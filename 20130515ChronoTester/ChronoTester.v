==> flow/design.v <==
module ChronoTester(clk,sw1,sw2,sw3, sw4, teststart,teststop1,teststop2,
						teststop3,teststop4,led,clkout);
    input clk;
    input sw1;
	 input sw2;
	 input sw3;
	 input sw4;
	 output [4:0] led;
    output teststart;
    output teststop1;
	 output teststop2;
	 output teststop3;
	 output teststop4;
	 output clkout;
reg [27:0] test1=0;
reg [3:0] test2=0;
reg [27:0] value=0;
reg [21:0] shift1=0;
reg [21:0] shift2=0;
reg [2:0] cnt=0;
reg teststart1=0;
reg teststop=0;
reg [4:0] ledreg=0;
wire rst;
wire sw1;
wire teststart;
wire sw3_sync;
wire sw2_sync;
wire clk4x;
wire clk1x;
parameter s0=0, s1=1,s2=2,s3=3;
reg [1:2] cs;
reg trig_pulse;
reg inc;
reg rst1;
reg rst2;
reg [3:0] pulse_cnt;
reg [26:0] delay_cnt;
wire time_5sec;
assign clkout=trig_pulse; 
assign clk4x=clk;
assign teststart =  teststart1;
assign teststop1  =  teststop;
assign teststop2 =   teststop;
assign teststop3 =   teststop;
assign teststop4 =   teststop;
assign rst=0;
 always  @(posedge clk4x or posedge rst)
 if(rst)
 	shift1<=0;
 else	 if (~sw3)	 
  shift1<=22'h0fffff; 
 else	if (shift1==5)
  shift1<=shift1;
 else
 	shift1<=shift1-1;
assign sw3_sync = (shift1==10)?1:0;
always  @(posedge clk4x or posedge rst)
 if (rst)
 	test1<=0;
 else if(trig_pulse)
 	test1<=0;
else if (test1==28'h0_C0_00_00)
  test1<=test1;
 else
 	test1<=test1+1;
always  @(posedge clk4x or posedge rst)
 if (rst)
 	delay_cnt<=0;
 else if(rst1)
 	delay_cnt<=0;
 else	
  delay_cnt<=delay_cnt+1;
assign  time_5sec=delay_cnt[26]&delay_cnt[25];
always  @(posedge clk4x or posedge rst)
 if (rst)
 	pulse_cnt<=0;
 else if(rst2)
   pulse_cnt<=0;
 else	if(inc) 
  pulse_cnt<=pulse_cnt+1;
 else
 	pulse_cnt<=pulse_cnt;
always @(posedge clk4x or posedge rst)
if(rst)
	begin
	cs<=s0;
	trig_pulse<=0;
	inc <=0;
	rst1<=1;
	rst2<=1;
	end
else
begin
case(cs)
s0:	begin 
		trig_pulse<=0;
		inc<=0;
		rst1<=1;
		rst2<=1;
		if(sw3_sync==1) 
			cs <= s1 ;
		else 
			cs <= s0;
		end
s1:	begin
		trig_pulse<=1;
		if(sw4==0) 
			cs <=s2;
		else
			cs <=s0; 	 
		end
s2:	begin
			trig_pulse<=0;
			inc<=0;
			rst1<=0;
			rst2<=0;
			if(time_5sec==1)
				begin
				cs<=s3;
				rst1<=1;
				end
			else
				cs<=s2;
		end
s3:	begin
      trig_pulse<=1;
		inc<=1;
		if(pulse_cnt==8)
			cs<=s0;
		else
			cs<=s2;
		end
default: cs<=s0;
endcase
end
always @(negedge clk4x or posedge rst)
if(rst)
	teststart1<=0;
else if (test1==80)
	teststart1<=1;
else if (test1==90) 
	teststart1<=0;
else
	teststart1<=teststart1;
always @(negedge clk4x or posedge rst)
if(rst)
	teststop<=0;
else if (test1==value+80)
	teststop<=1;
else if (test1==value+90) 
	teststop<=0;
 always  @(posedge clk4x or posedge rst)
 if(rst)
 	shift2<=0;
 else	 if (~sw2)	  
  shift2<=22'h0fffff;
 else	if (shift2==5)
  shift2<=shift2;
 else
 	shift2<=shift2-1;
assign sw2_sync = (shift2==10)?1:0;
always @(negedge clk4x or posedge rst)
if (rst)
	cnt<=0;
else if (cnt==5)
	cnt<=0;
else if (sw2_sync)
	cnt<= cnt + 1;		
else 
	cnt<=cnt;
always @ (cnt or   sw1)
case ({~sw1,cnt})	  
0:	value<=25;        
1:	value<=125;  
2:	value<=250; 
3:	value<=1250; 
4:	value<=2250; 
8:	 value<=25_000; 
9:	 value<=125_000; 
10: value<=250_000; 
11: value<=1250_000; 
12: value<=2250_000; 
default:	value<=25; 
endcase
always @ (cnt)
case (cnt)
0:	ledreg<= 5'b00001;
1:	ledreg<= 5'b00010;
2:	ledreg<= 5'b00100;
3:	ledreg<= 5'b01000;
4:	ledreg<= 5'b10000;
default:	ledreg<= 5'b00001;
endcase
assign led[0] = ledreg[0]& (~delay_cnt[24]);
assign led[1] = ledreg[1]&(~delay_cnt[24]);
assign led[2] = ledreg[2]&(~delay_cnt[24]);
assign led[3] = ledreg[3]&(~delay_cnt[24]);
assign led[4] = ledreg[4]&(~delay_cnt[24]);
endmodule
; ---- Tool chain data of ChronoTester
; What the tools print for ChronoTester, step after step.
; Line numbers count from 1 in the design file above.
; Operators: Yosys type, input widths -> output width; for muxes data width and select width s.
; Cell names lack the library's common part.
; The mark - stands for no value.
[inputs]
design = ChronoTester
clk_port = clk
library = sky130hd
corner = tt_025C_1v80

; ---- After elaboration
; Yosys after proc, flatten, opt, wreduce and memory -nomap, before mapping. Memory bits, and registers merged into a memory's read port (data or address), are not among the register bits. Print and check cells are not counted.
; Yosys's memory passes give these memory sizes; they may raise the number of words (mostly to a power of two), join words into wider ones and drop unused or constant bits.
[op_classes]
mux = 13
n_reduce_logical = 5
addsub = 8
equal = 18
bitwise = 8
[ops]
columns = cell, n
row1 = $eq 28x29->1, 2
row2 = $add 28x7->29 const B, 2
row3 = $eq 28x7->1 const B, 2
row4 = $sub 22x1->22 const B, 2
row5 = $eq 22x3->1 const B, 2
row6 = $eq 22x4->1 const B, 2
row7 = $add 28x1->28 const B, 1
row8 = $eq 28x24->1 const B, 1
row9 = $add 27x1->27 const B, 1
row10 = $pmux 5 s4, 1
row11 = $pmux 2 s4, 1
row12 = $pmux 1 s2, 4
row13 = $and 1x1->1, 6
row14 = $eq 3x2->1 const B, 2
row15 = $eq 3x3->1 const B, 2
row16 = $mux 1, 5
row17 = $eq 2x2->1 const B, 2
row18 = $reduce_bool 2->1, 2
row19 = $reduce_or 2->1, 2
row20 = $add 4x1->4 const B, 1
row21 = $eq 4x4->1 const B, 1
row22 = $mux 2, 2
row23 = $add 3x1->3 const B, 1
row24 = $eq 3x1->1 const B, 1
row25 = $not 1->1, 2
row26 = $eq 2x1->1 const B, 1
row27 = $logic_not 2->1, 1
[bits]
ff_bits = 114
wordCells = 66
in_bits = 5
memories = 1
output_inout_bits = 11
romBits = 320
[mem_list]
columns = memory, size, word_bits, rd, write_ports, line
row1 = (no name shown), 16, 20, 1, 0, 173  ; case ({~sw1,cnt})

; ---- Depth
; Yosys ltp: most cells in a row. Word level: on the elaborated netlist, between registers, memories and ports. Mapped: between sequential cells and ports; inverters and the memories' decode and read muxes count.
[logic_depth]
word_depth = 4
ABC_AREA = 1
ltp_mapped = 20
mapped_depth_nobuf = 20

; ---- Netlist
; The flow's flattened synthesis, as Yosys stat reports it; memories are mapped. The netlist is that of the ABC_AREA named above (0 if unset); the other value can give another one.
; Totals and module areas in this step are rounded.
[synth_totals]
area_um2 = 6490
seqArea_um2 = 2310
ff_cells = 114
cell_count = 952
buffers = 18
[types]
columns = cell_type, n, type_area_um2
row1 = dfxtp_1, 111, 2.22E+03
row2 = nand2_1, 164, 615.59
row3 = inv_1, 136, 510.49
row4 = nor2_1, 136, 510.49
row5 = a21oi_1, 62, 310.298
row6 = nand3_1, 58, 290.278
row7 = ha_1, 22, 275.264
row8 = o21ai_0, 55, 275.264
row9 = nor3_1, 48, 240.23
row10 = nand4_1, 26, 162.656
row11 = xor2_1, 17, 148.893
row12 = edfxtp_1, 3, 90.086
row13 = nand3_2, 9, 90.086
row14 = nor2_4, 6, 67.565
row15 = o211ai_1, 6, 45.043
row16 = nand2_2, 7, 43.792
row17 = buf_4, 5, 37.536
row18 = nand3b_1, 5, 37.536
; Not listed: further types 30, cells in them 76.

; Settings and measured results of 2 stored flow runs for module ChronoTester (sky130hd), not sorted in any way. The constraints put input and output delay at 20% of the set period each and load the outputs with 0.01 pF.
; The results are shown rounded.

[flow run 1: settings]
period_ns = 7.22
CORE_UTILIZATION = 46
SETUP_SLACK_MARGIN = 0.49
PLACE_DENSITY_LB_ADDON = 0.17
HOLD_SLACK_MARGIN = -0.06
CELL_PAD_IN_SITES_GLOBAL_PLACEMENT = 3
TNS_END_PERCENT = 70
ABC_AREA = 1
CTS_CLUSTER_DIAMETER = 286
MIN_ROUTING_LAYER = met1
CAP_MARGIN = 20
CORE_MARGIN = 2
SLEW_MARGIN = 20
[flow run 1: results]
outcome = not finished: placement ended with error FLW-0024

[flow run 2: settings]
period_ns = 6.39
CORE_UTILIZATION = 15
SETUP_SLACK_MARGIN = -0.63
PLACE_DENSITY_LB_ADDON = 0.07
CELL_PAD_IN_SITES_GLOBAL_PLACEMENT = 2
CELL_PAD_IN_SITES_DETAIL_PLACEMENT = 0
CTS_CLUSTER_SIZE = 76
SLEW_MARGIN = 20
MIN_ROUTING_LAYER = met1
MAX_ROUTING_LAYER = met4
CAP_MARGIN = 20
CORE_MARGIN = 2
[flow run 2: results]
setup_tns_ns = -0.789
setup_worst_slack_ns = -0.296
design_die_area_um2 = 42100
finish.utilization_pct = 19.5
synthArea_um2 = 6080
final_cell_area_um2 = 7770
